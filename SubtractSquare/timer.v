==> flow/design.v <==
module timer (
  input clk,
  input reset_n,
  input [1:0] frequency, 
  output time_up,
  output [4:0] out,
  output reg warning
  );
  reg pulse;
  wire [27:0] rd0_out, rd1_out;
  rate_divider RD0 (
    .enable(1'd1), 
    .clk(clk), 
    .reset_n(!reset_n), 
    .d(28'd49_999_999), 
    .counter(rd0_out)
  );
  rate_divider RD1 (
    .enable(1'd1), 
    .clk(clk), 
    .reset_n(!reset_n), 
    .d(28'd19_999_999),
    .counter(rd1_out)
  );
  always @(*)
  begin
    case(frequency)
      2'b00: pulse = (rd0_out == 28'd0) ? 1'b1 : 1'b0;   
      2'b11: pulse = (rd1_out == 28'd0) ? 1'b1 : 1'b0;  
      default: pulse = 1'd0;  
    endcase
  end
  display_counter DC0 (
    .clk(clk),
    .reset_n(reset_n),
    .pulse(pulse), 
    .time_up(time_up),  
    .out(out)
  );
  always @(*)
  begin 
  warning = ((out <= 5'd10) && (out % 2 == 1'd0)) ? 1'd1 : 1'd0;  
  end 
endmodule
module rate_divider (
  input enable, 
  input clk, 
  input reset_n, 
  input [27:0] d, 
  output reg [27:0] counter
  );
  always @(posedge clk)
  begin
    if (reset_n == 1'd0) 
      counter <= 28'd0; 
    else if (counter == 28'd0) 
      counter <= d; 
    else 
    begin                           
      if (enable)
        counter <= counter - 1'd1;
      else 
        counter <= counter;
    end
  end
endmodule
module display_counter (
  input clk, 
  input pulse, 
  input reset_n, 
  output reg time_up,
  output [4:0] out
  );
  reg [4:0] counter;
  assign out = counter;
  always @(posedge clk)
  begin: display_counter
    if (reset_n || counter == 5'd0) begin
      time_up = 1'd1;  
      counter = 5'd30;  
    end
    else begin
    if (pulse) 
      if (counter != 5'd0)
        counter <= counter - 1'd1;  
      else 
	counter <= counter; 
	time_up <= 1'd0;  
    end
  end
endmodule
== Tool chain data of timer ==
Tool output for the design above, in the order of the flow.
Lines are those of the file above, counted from 1.
Operators: Yosys type, input widths -> output width; for muxes data width and select width s.
Library cell names are shortened.
Not given: n/a
Inputs
  design top: timer
  clock port: clk
  library: sky130hd
  library corner: tt_025C_1v80

== Word level ==
Source: Yosys, flattened and elaborated, memories not mapped. Widths are those after wreduce. Registers that Yosys merges into a memory's read port (data or address) are not register bits. Print and check cells do not count. Equal cells are merged and count once.
Cells by class
  $add $sub $neg: 3
  equal/unequal tests: 1
  $lt $le $gt $ge: 1
  reductions and logical operators: 11
  multiplexer cells: 7
Operators with widths (number)
  $sub 28x1->28 const B: 2
  $logic_not 28->1: 2
  $logic_not 32->1: 1
  $mux 26: 1
  $mux 25: 1
  $sub 5x1->5 const B: 1
  $le 5x4->1 const B: 1
  $logic_not 5->1: 1
  $reduce_bool 5->1: 1
  $reduce_or 2->1: 2
  $mux 1: 4
  $eq 2x2->1 const B: 1
  $logic_not 2->1: 1
  $reduce_and 2->1: 1
  $pmux 1 s2: 1
  $logic_and 1x1->1: 1
  $logic_or 1x1->1: 1
Bit counts
  output and inout port bits: 7
  register bits after elaboration: 62
  elaborated cells: 29
  bits of input ports: 4

== Logic depth ==
Depth = most cells in a row (Yosys ltp): at word level without a register or memory, in the mapped netlist without a sequential cell, where the memories' decode and read muxes count.
Logic depth
  depth after elaboration: 4
  ABC_AREA: 0
  gate-level depth with buffers: 9
  gate-level depth less buffers: 7

== Mapped cells and area ==
Source: synth_stat.txt of the flow (Yosys; design flattened, memories mapped). It holds for the ABC_AREA given above (unset counts as 0); a run with the other value may have another netlist.
Cell types
  dfxtp_1: number 62, area in all 1241.19 µm²
  xnor2_1: number 34, area in all 297.786 µm²
  nor2_1: number 44, area in all 165.158 µm²
  a21oi_1: number 27, area in all 135.13 µm²
  nor3_1: number 24, area in all 120.115 µm²
  ha_1: number 8, area in all 100.096 µm²
  nor4_1: number 15, area in all 93.84 µm²
  xor2_1: number 7, area in all 61.309 µm²
  a211oi_1: number 7, area in all 52.55 µm²
  nor4_4: number 2, area in all 42.541 µm²
  nand2_1: number 11, area in all 41.29 µm²
  nand4_1: number 6, area in all 37.536 µm²
  or4_1: number 5, area in all 37.536 µm²
  clkbuf_1: number 9, area in all 33.782 µm²
  or2_2: number 5, area in all 31.28 µm²
  or3_1: number 5, area in all 31.28 µm²
  inv_1: number 8, area in all 30.029 µm²
  nand2b_1: number 4, area in all 25.024 µm²
Other cell types: 28; their cells: 44.
Synthesis totals
  area of sequential cells: 1241.2 µm²
  mapped flip-flops: 62
  cell area after synthesis: 2919.0 µm²
  buffers: 12
  standard cells after synthesis: 327
The figures by module come from a second, unflattened synthesis with its own total; it is not the netlist above.
Second synthesis, totals
  cell total of the unflattened synthesis: 456
  area (unflattened synthesis): 3724.8 µm²
Rows give one instance, submodules left out.
Modules
  rate_divider: area 1615.3 µm², instances 2, cells 199, seq. area 560.5 µm²
  display_counter: area 282.8 µm², instances 1, cells 28, seq. area 120.1 µm²
  timer: area 211.5 µm², instances 1, cells 30, seq. area 0.0 µm²

== Worst setup path after synthesis ==
Path of least setup slack by OpenSTA after synthesis, without wires, with an ideal clock, recovery checks aside; 20% of the period is set as input and as output delay. Where synthesis merged equal registers, the netlist keeps one of their names.
Path post-synthesis
  path kind: input to register
  start: in frequency[0]
  end: reg DC0.counter[1]
  library setup time: 0.127 ns
  path buffers: 1
  launch time at the first pin: 0.886 ns
  path delay: 1.576 ns
  data required time: 4.303 ns
  data arrival time: 2.335 ns
  slack: 1.968 ns
  external input delay: 0.886 ns
  driving pins on the path: 7
  period: 4.43 ns
  period reached after synthesis: 2.462 ns
"path delay" = arrival - input delay + setup time.
"driving pins on the path": output pins that drive a net of the path, with the launching flip-flop's if there is one; two outputs of one cell count as two.
"period reached after synthesis" = period - worst setup slack (recovery checks aside). The figure is calculated, with input and output delays left at 20% of the set period.
Between the ends stands the longest chain of elaborated cells between them, by number of cells; it is not shown to be the way that was timed. Of several equally long chains one is given.
A line is the first line of the expression or statement that the cell stems from. Yosys adds cells for indexed reads and writes and turns some case tables into memories.
At most two assigning lines are given for a register; there are more.
On the way, post-synthesis
  cells stage by stage: inv_1 ha_1 nand2b_1 or4_1 buf_2 and3_1 or3_1
  length of the longest elaborated chain: 3
  elaborated cells between the ends (all ways): 4
  RTL lines with such cells: 1
  those cells by class: eq/ne: 1; mux: 1; reduce/logical: 2
Ends and longest elaborated chain, post-synthesis
  from (decl): RTL line 4  | input [1:0] frequency,
  $eq 2x2->1: RTL line 27  | case(frequency)
  $pmux 1 s2: RTL line 27
  $reduce_and 2->1
  to (assign): RTL line 85  | counter <= counter - 1'd1;
  to (assign): RTL line 87  | counter <= counter;
  to (decl): RTL line 74  | reg [4:0] counter;

== Path in the finished layout ==
Path of least setup slack in the final report of record 1 (OpenROAD, finished layout, wires in). Where an end is a register, its clock arrival counts in the times.
Path post-layout
  path kind: input to register
  start: in frequency[0]
  end: reg DC0.counter[1]
  slack: 0.75 ns
  period: 3.21 ns
  data arrival time: 2.68 ns
  driving pins on the path: 7
  library setup time: 0.11 ns
  data required time: 3.43 ns
  launch time at the first pin: 0.64 ns
  path buffers: 1
  external input delay: 0.64 ns
Between the ends stands the longest chain of elaborated cells between them, by number of cells; it is not shown to be the way that was timed. Of several equally long chains one is given.
At most two assigning lines are given for a register; there are more.
On the way, post-layout
  cells stage by stage: clkdlybuf4s50_1 inv_1 ha_1 nand2b_1 or4_1 and3_1 or3_1
  length of the longest elaborated chain: 3
  elaborated cells between the ends (all ways): 4
  RTL lines with such cells: 1
  those cells by class: eq/ne: 1; mux: 1; reduce/logical: 2
Ends and longest elaborated chain, post-layout
  from (decl): RTL line 4  | input [1:0] frequency,
  $eq 2x2->1: RTL line 27  | case(frequency)
  $pmux 1 s2: RTL line 27
  $reduce_and 2->1
  to (assign): RTL line 85  | counter <= counter - 1'd1;
  to (assign): RTL line 87  | counter <= counter;
  to (decl): RTL line 74  | reg [4:0] counter;

Subject: flow runs of timer

Hi,

Module timer, platform sky130hd: 2 stored runs of the flow (Yosys, OpenROAD) with differing settings, in no particular order. Input and output delays are each 20% of the period that was set; the output load is 0.01 pF.
"achieved clock period (ns)" means the clock period less the worst setup slack. The figure is calculated, with input and output delays left at 20% of the set period.
By "finish__power__total" is meant OpenSTA's value without simulated activity: inputs other than the clock are taken to toggle once in ten clock periods, and the tool carries that through the logic.

settings of record 1
{
  "period_ns": 3.21,
  "CORE_UTILIZATION": 44,
  "SETUP_SLACK_MARGIN": 0.65,
  "PLACE_DENSITY_LB_ADDON": 0.0,
  "CORE_ASPECT_RATIO": 0.95,
  "CORE_MARGIN": 8,
  "CELL_PAD_IN_SITES_DETAIL_PLACEMENT": 0,
  "GPL_ROUTABILITY_DRIVEN": 1,
  "CAP_MARGIN": 20,
  "SLEW_MARGIN": 20
}
report of record 1
yosys chip area after synthesis (um^2): 2919.0
finish__design__die__area: 9497.5
finish__design__instance__area__stdcell: 3320.7
finish__timing__setup__ws: 0.750
finish__timing__setup__tns: 0.000
finish__timing__hold__ws: 0.467
finish__power__total: 3.878e-03
achieved clock period (ns): 2.460

settings of record 2
{
  "period_ns": 3.2,
  "CORE_UTILIZATION": 60,
  "SETUP_SLACK_MARGIN": 0.54,
  "PLACE_DENSITY": 0.63,
  "CORE_ASPECT_RATIO": 0.61,
  "GPL_TIMING_DRIVEN": 1,
  "CAP_MARGIN": 20,
  "CORE_MARGIN": 2,
  "SLEW_MARGIN": 20
}
report of record 2
yosys chip area after synthesis (um^2): 2919.0
finish__design__die__area: 5456.0
finish__design__instance__area__stdcell: 3270.6
finish__timing__setup__ws: 0.706
finish__timing__setup__tns: 0.000
finish__timing__hold__ws: 0.470
finish__power__total: 3.912e-03
achieved clock period (ns): 2.494

Regards
